==> flow/design.v <==
`timescale 1ns / 1ps
module src(
input clk,
output [31:0] PC,
output [31:0] Instruction_IFID,
output [4:0] Rs_IDEX, 
output [4:0] Rt_IDEX, 
output [4:0] Rd_IDEX,
output [31:0] DATA1_IDEX, 
output [31:0] DATA2_IDEX,
output [8:0] Control_IDEX,
output [31:0] ALURESULT_EXMEM,
output [4:0] Rd_EXMEM,
output [8:0] Controls_EXMEM
    );
reg [31:0] imem [31:0];
	initial 
	begin
		imem[0] = 32'h00220000;		 
		imem[1] = 32'h00030002;		 
		imem[2] = 32'h00030002;		 
		imem[3] = 32'h00030002;		 
		imem[4] = 32'h00640002;		 
	end
	reg [31:0] PC_reg = 0;
	reg [31:0] instruction_IFID;
	always @(negedge clk) 
	begin
		PC_reg <= PC_reg + 4;			 
		instruction_IFID <= imem[(PC_reg/4)];	 
	end
	assign PC = PC_reg;				 
	assign Instruction_IFID = instruction_IFID;	 
	reg [31:0] RF [31:0];
	reg [4:0] rs_IDEX, rt_IDEX, rd_IDEX;
	reg [31:0] Data1, Data2, Data1_IDEX, Data2_IDEX, instruction_IDEX;
	reg [8:0] ControlLines_IDEX, ControlLines_ID;
	reg [5:0] Function_IDEX;
	wire [4:0] rs_ID, rt_ID, rd_ID, read1, read2;
	wire [5:0] opcode_ID, function_ID;
	initial 					 
	begin
		RF[0] = 32'h00000000;
		RF[1] = 32'h00000000;
		RF[2] = 32'hFFFFFFFF;
		RF[3] = 32'h00000005;
		RF[4] = 32'h00000004;
		RF[5] = 32'h00000005;
	end
	assign rs_ID = instruction_IFID[25:21];		
	assign rt_ID = instruction_IFID[20:16];
	assign rd_ID = instruction_IFID[15:11];
	assign read1 = rs_ID;				 
	assign read2 = rt_ID;				 
	always @(posedge clk) 
	begin
		Data1 <= RF[read1];			 
		Data2 <= RF[read2];			 
		RF[rd_MEMWB] <= DataMemRead_WB;		 
    	end
	parameter Rformat = 6'b000000, LW = 6'b100011, SW = 6'b101011, BEQ = 6'b000100;
	assign opcode_ID = instruction_IFID[31:26];
	assign function_ID = instruction_IFID[5:0];
	always @(posedge clk)
	begin
		case (opcode_ID)
			Rformat:	ControlLines_ID = 9'b100100010;
			LW:		ControlLines_ID = 9'b011110000;
			SW:		ControlLines_ID = 9'b000000101;
			default:	ControlLines_ID = 9'b000000000;
		endcase
	end
	always @(negedge clk) 
	begin
		rs_IDEX <= rs_ID;
		rt_IDEX <= rt_ID;
		rd_IDEX <= rd_ID;
		Data1_IDEX <= Data1;
		Data2_IDEX <= Data2;
		ControlLines_IDEX <= ControlLines_ID;
		Function_IDEX <= function_ID;
		instruction_IDEX <= instruction_IFID;
	end
	assign Rs_IDEX = rs_IDEX;
	assign Rt_IDEX = rt_IDEX;
	assign Rd_IDEX = rd_IDEX;
	assign DATA1_IDEX = Data1_IDEX;
	assign DATA2_IDEX = Data2_IDEX;
	assign Control_IDEX = ControlLines_IDEX;
	reg[31:0] ForwardA = 0, ForwardB = 0;
	reg[4:0] rd_EX, rd_EXMEM;
	reg[31:0] ControlLines_EXMEM, ALUResult_EXMEM, instruction_EXMEM, Data2_EXMEM;
   	wire[31:0] A, B;
   	wire[31:0] ALUResult_EX;
	wire[5:0] ALUCtrlWire;
	parameter Add = 6'b000010, Sub = 6'b000100, And = 6'b000000, Or = 6'b000001;
	always @(posedge clk)
	begin
		if (ControlLines_IDEX[8])		 
		begin
			rd_EX <= rd_IDEX;
		end
		else
		begin
			rd_EX <= rt_IDEX;
		end
	end
	always @(posedge clk)						 
	begin
		if ((ControlLines_EXMEM[5]) && (rd_EXMEM == rs_IDEX))	 
		begin
			ForwardA <= 2'b10;				 
		end
		else if ((ControlLines_MEMWB[5]) && (rd_MEMWB == rs_IDEX)) 
		begin
			ForwardA <= 2'b01;				 
		end
		else
		begin
			ForwardA <= 2'b00;				 
		end
	end
	always @(posedge clk)						 
	begin
		if ((ControlLines_EXMEM[5]) && (rd_EXMEM == rt_IDEX))	 
		begin
			ForwardB <= 2'b10;				 
		end
		else if ((ControlLines_MEMWB[5]) && (rd_MEMWB == rt_IDEX)) 
		begin
			ForwardB <= 2'b01;				 
		end
		else
		begin
			ForwardB <= 2'b00;				 
		end
	end
	assign A = (ForwardA == 2'b01) ? DataMemRead_WB :	
					(ForwardA == 2'b10) ? ALUResult_EXMEM :
					Data1_IDEX;
	assign B = (ForwardB == 2'b01) ? DataMemRead_WB :			
					(ForwardB == 2'b10) ? ALUResult_EXMEM :
					Data2_IDEX;
	assign ALUCtrlWire = (ControlLines_IDEX[1:0] == 2'b00) ? Add :   
                      	(ControlLines_IDEX[1:0] == 2'b01) ? Sub : 	 
                      	Function_IDEX;					 
    	assign ALUResult_EX = (ALUCtrlWire == 0) ? A & B:
        		(ALUCtrlWire == 1) ? A | B:
                        (ALUCtrlWire == 2) ? A + B:
                        (ALUCtrlWire == 4) ? A - B:
                        0; 						 
	always @(negedge clk)
	begin
		ControlLines_EXMEM <= ControlLines_IDEX;
		ALUResult_EXMEM <= ALUResult_EX;
		rd_EXMEM <= rd_EX;
		instruction_EXMEM <= instruction_IDEX;
		Data2_EXMEM <= Data2_IDEX;
	end
	assign ALURESULT_EXMEM = ALUResult_EXMEM;
	assign Rd_EXMEM = rd_EXMEM;
	assign Controls_EXMEM = ControlLines_EXMEM;
	reg [31:0] ControlLines_MEMWB, DataMemRead_MEMWB, ALUResult_MEMWB;
	reg [31:0] DataMemRead_MEM, instruction_MEMWB;
	reg [4:0] rd_MEMWB;
	reg [31:0] dmem [31:0];
	always @(posedge clk)
	begin
		if (ControlLines_EXMEM[4])			 
		begin
			DataMemRead_MEM <= dmem[ALUResult_EXMEM]; 
		end
		else if (ControlLines_EXMEM[3])			 
		begin
			dmem[ALUResult_EXMEM] <= Data2_EXMEM;	 
		end
	end
	always @(negedge clk)
	begin
		ControlLines_MEMWB <= ControlLines_EXMEM;
		ALUResult_MEMWB <= ALUResult_EXMEM;
		rd_MEMWB <= rd_EXMEM;
		DataMemRead_MEMWB <= DataMemRead_MEM;
		instruction_MEMWB <= instruction_EXMEM;
	end
	wire [31:0] DataMemRead_WB;
	assign DataMemRead_WB = (ControlLines_MEMWB[6] == 1) ? ALUResult_MEMWB : 
				DataMemRead_MEMWB;
endmodule
Step by step through the tools: src
What the tools print for src, step after step.
Lines are those of the file above, counted from 1.
Operators carry their Yosys type and port widths (W data, S select, Z words).
Cell names lack the library's common part.
{"block": "inputs", "design": "src", "clock_port": "clk", "lib": "sky130hd", "pvt_corner": "tt_025C_1v80"}

After elaboration
Yosys after proc, flatten, opt, wreduce and memory -nomap, before mapping. Enables and synchronous resets that opt folds into registers are not counted as muxes. Print and check cells are not counted. Equal cells are merged and count once.
Yosys's memory passes give these memory sizes; they may raise the number of words (mostly to a power of two), join words into wider ones and drop unused or constant bits.
{"block": "bits", "memories": 3, "clocked_rd_ports_x_width": 102, "inputBits": 1, "ramBits": 2048, "wordCells": 71, "out_inout_bits": 198, "rom_bits": 192, "regBits": 390}
{"block": "op_classes", "reduce_logical": 7, "logic": 2, "addsub": 3, "n_mux": 21, "n_eq": 14}
{"block": "mem_list", "memory": "RF", "size": 32, "width": 32, "rd": 2, "wr": 1, "line": 34, "source": "reg [31:0] RF [31:0];"}
{"block": "mem_list", "memory": "dmem", "size": 32, "width": 32, "rd": 1, "wr": 1, "line": 166, "source": "reg [31:0] dmem [31:0];"}
{"block": "mem_list", "memory": "imem", "size": 32, "width": 6, "rd": 1, "wr": 0, "line": 16, "source": "reg [31:0] imem [31:0];"}
{"block": "ops", "op": "$mux W32", "count": 11}
{"block": "ops", "op": "$eq A32 B1 Y1 const B", "count": 2}
{"block": "ops", "op": "$eq A32 B2 Y1 const B", "count": 2}
{"block": "ops", "op": "$add A32 B3 Y32 const B", "count": 1}
{"block": "ops", "op": "$add A32 B32 Y32", "count": 1}
{"block": "ops", "op": "$sub A32 B32 Y32", "count": 1}
{"block": "ops", "op": "$and A32 B32 Y32", "count": 1}
{"block": "ops", "op": "$or A32 B32 Y32", "count": 1}
{"block": "ops", "op": "$pmux W9 S3", "count": 1}
{"block": "ops", "op": "$eq A5 B5 Y1", "count": 4}
{"block": "ops", "op": "$mux W5", "count": 3}
{"block": "ops", "op": "$eq A6 B6 Y1 const B", "count": 2}
{"block": "ops", "op": "$logic_not A6 Y1", "count": 2}
{"block": "ops", "op": "$mux W6", "count": 2}
{"block": "ops", "op": "$eq A6 B1 Y1 const B", "count": 1}
{"block": "ops", "op": "$eq A6 B2 Y1 const B", "count": 1}
{"block": "ops", "op": "$eq A6 B3 Y1 const B", "count": 1}
{"block": "ops", "op": "$logic_and A1 B1 Y1", "count": 4}
{"block": "ops", "op": "$mux W1", "count": 4}
{"block": "ops", "op": "$eq A2 B1 Y1 const B", "count": 1}
{"block": "ops", "op": "$logic_not A2 Y1", "count": 1}

Longest topological paths
Longest topological path by Yosys (ltp), each cell counted once; first at word level (registers and memories cut), then after technology mapping (sequential cells cut; the memories' decode and read muxes count).
{"block": "depth", "ltp_word": 8, "ABC_AREA": 0, "mapped_depth": 14, "ltp_nobuf": 12}

Mapped cells and area
Source: synth_stat.txt of the flow (Yosys; design flattened, memories mapped). It holds for the ABC_AREA given above (unset counts as 0); a run with the other value may have another netlist.
The area totals of this step are shown rounded.
{"block": "synth_totals", "cells": 700, "synth_area_um2": 6110, "buffers": 150, "ff_cells": 86, "seq_area_um2": 1720}
{"block": "types", "type": "dfxtp_1", "count": 86, "area_total_um2": 1.72E+03}
{"block": "types", "type": "buf_4", "count": 123, "area_total_um2": 923.386}
{"block": "types", "type": "a21o_1", "count": 75, "area_total_um2": 563.04}
{"block": "types", "type": "ha_1", "count": 35, "area_total_um2": 437.92}
{"block": "types", "type": "xnor2_1", "count": 34, "area_total_um2": 297.786}
{"block": "types", "type": "mux2_2", "count": 23, "area_total_um2": 258.998}
{"block": "types", "type": "nand2_1", "count": 46, "area_total_um2": 172.666}
{"block": "types", "type": "a21oi_1", "count": 32, "area_total_um2": 160.154}
{"block": "types", "type": "xor2_1", "count": 15, "area_total_um2": 131.376}
{"block": "types", "type": "nand4_1", "count": 16, "area_total_um2": 100.096}
{"block": "types", "type": "nor2_1", "count": 25, "area_total_um2": 93.84}
{"block": "types", "type": "nand3_1", "count": 18, "area_total_um2": 90.086}
{"block": "types", "type": "clkbuf_1", "count": 21, "area_total_um2": 78.826}
{"block": "types", "type": "o21ai_0", "count": 14, "area_total_um2": 70.067}
{"block": "types", "type": "inv_1", "count": 17, "area_total_um2": 63.811}
{"block": "types", "type": "and3_1", "count": 10, "area_total_um2": 62.56}
{"block": "types", "type": "nor2b_1", "count": 10, "area_total_um2": 62.56}
{"block": "types", "type": "o21a_1", "count": 6, "area_total_um2": 45.043}
Not listed: further types 47, cells in them 94.

# Flow runs of src

Stored flow runs of src (2 of them; Yosys, OpenROAD, sky130hd). They differ in their settings and are not a sequence. Constraints: input delay and output delay 20% of the set period each, output load 0.01 pF.
"final_power_w" is the tool's figure for a default switching activity; nothing was simulated.
Results are given in rounded form.

{"run": "run 1", "settings": { "period_ns": 5.17, "CAP_MARGIN": 20, "CORE_MARGIN": 2, "CORE_UTILIZATION": 40, "SLEW_MARGIN": 20 }, "results": { "post_route_util_frac": 0.592, "setup_worst_slack_ns": -0.161, "synthesis_area_um2": 6110, "final_power_w": 0.00161, "dieArea_um2": 16300, "fin_tns_ns": -1.77 }}
{"run": "run 2", "settings": { "period_ns": 9.15, "CORE_UTILIZATION": 26, "SETUP_SLACK_MARGIN": 0.36, "PLACE_DENSITY_LB_ADDON": 0.04, "CORE_MARGIN": 5, "ABC_AREA": 0, "GPL_TIMING_DRIVEN": 1, "CTS_CLUSTER_SIZE": 14, "SLEW_MARGIN": 10, "CAP_MARGIN": 20 }, "results": { "fin_tns_ns": 0.000, "setup_worst_slack_ns": 0.766, "dieArea_um2": 26700, "final_power_w": 0.000904, "post_route_util_frac": 0.332, "synthesis_area_um2": 6110 }}
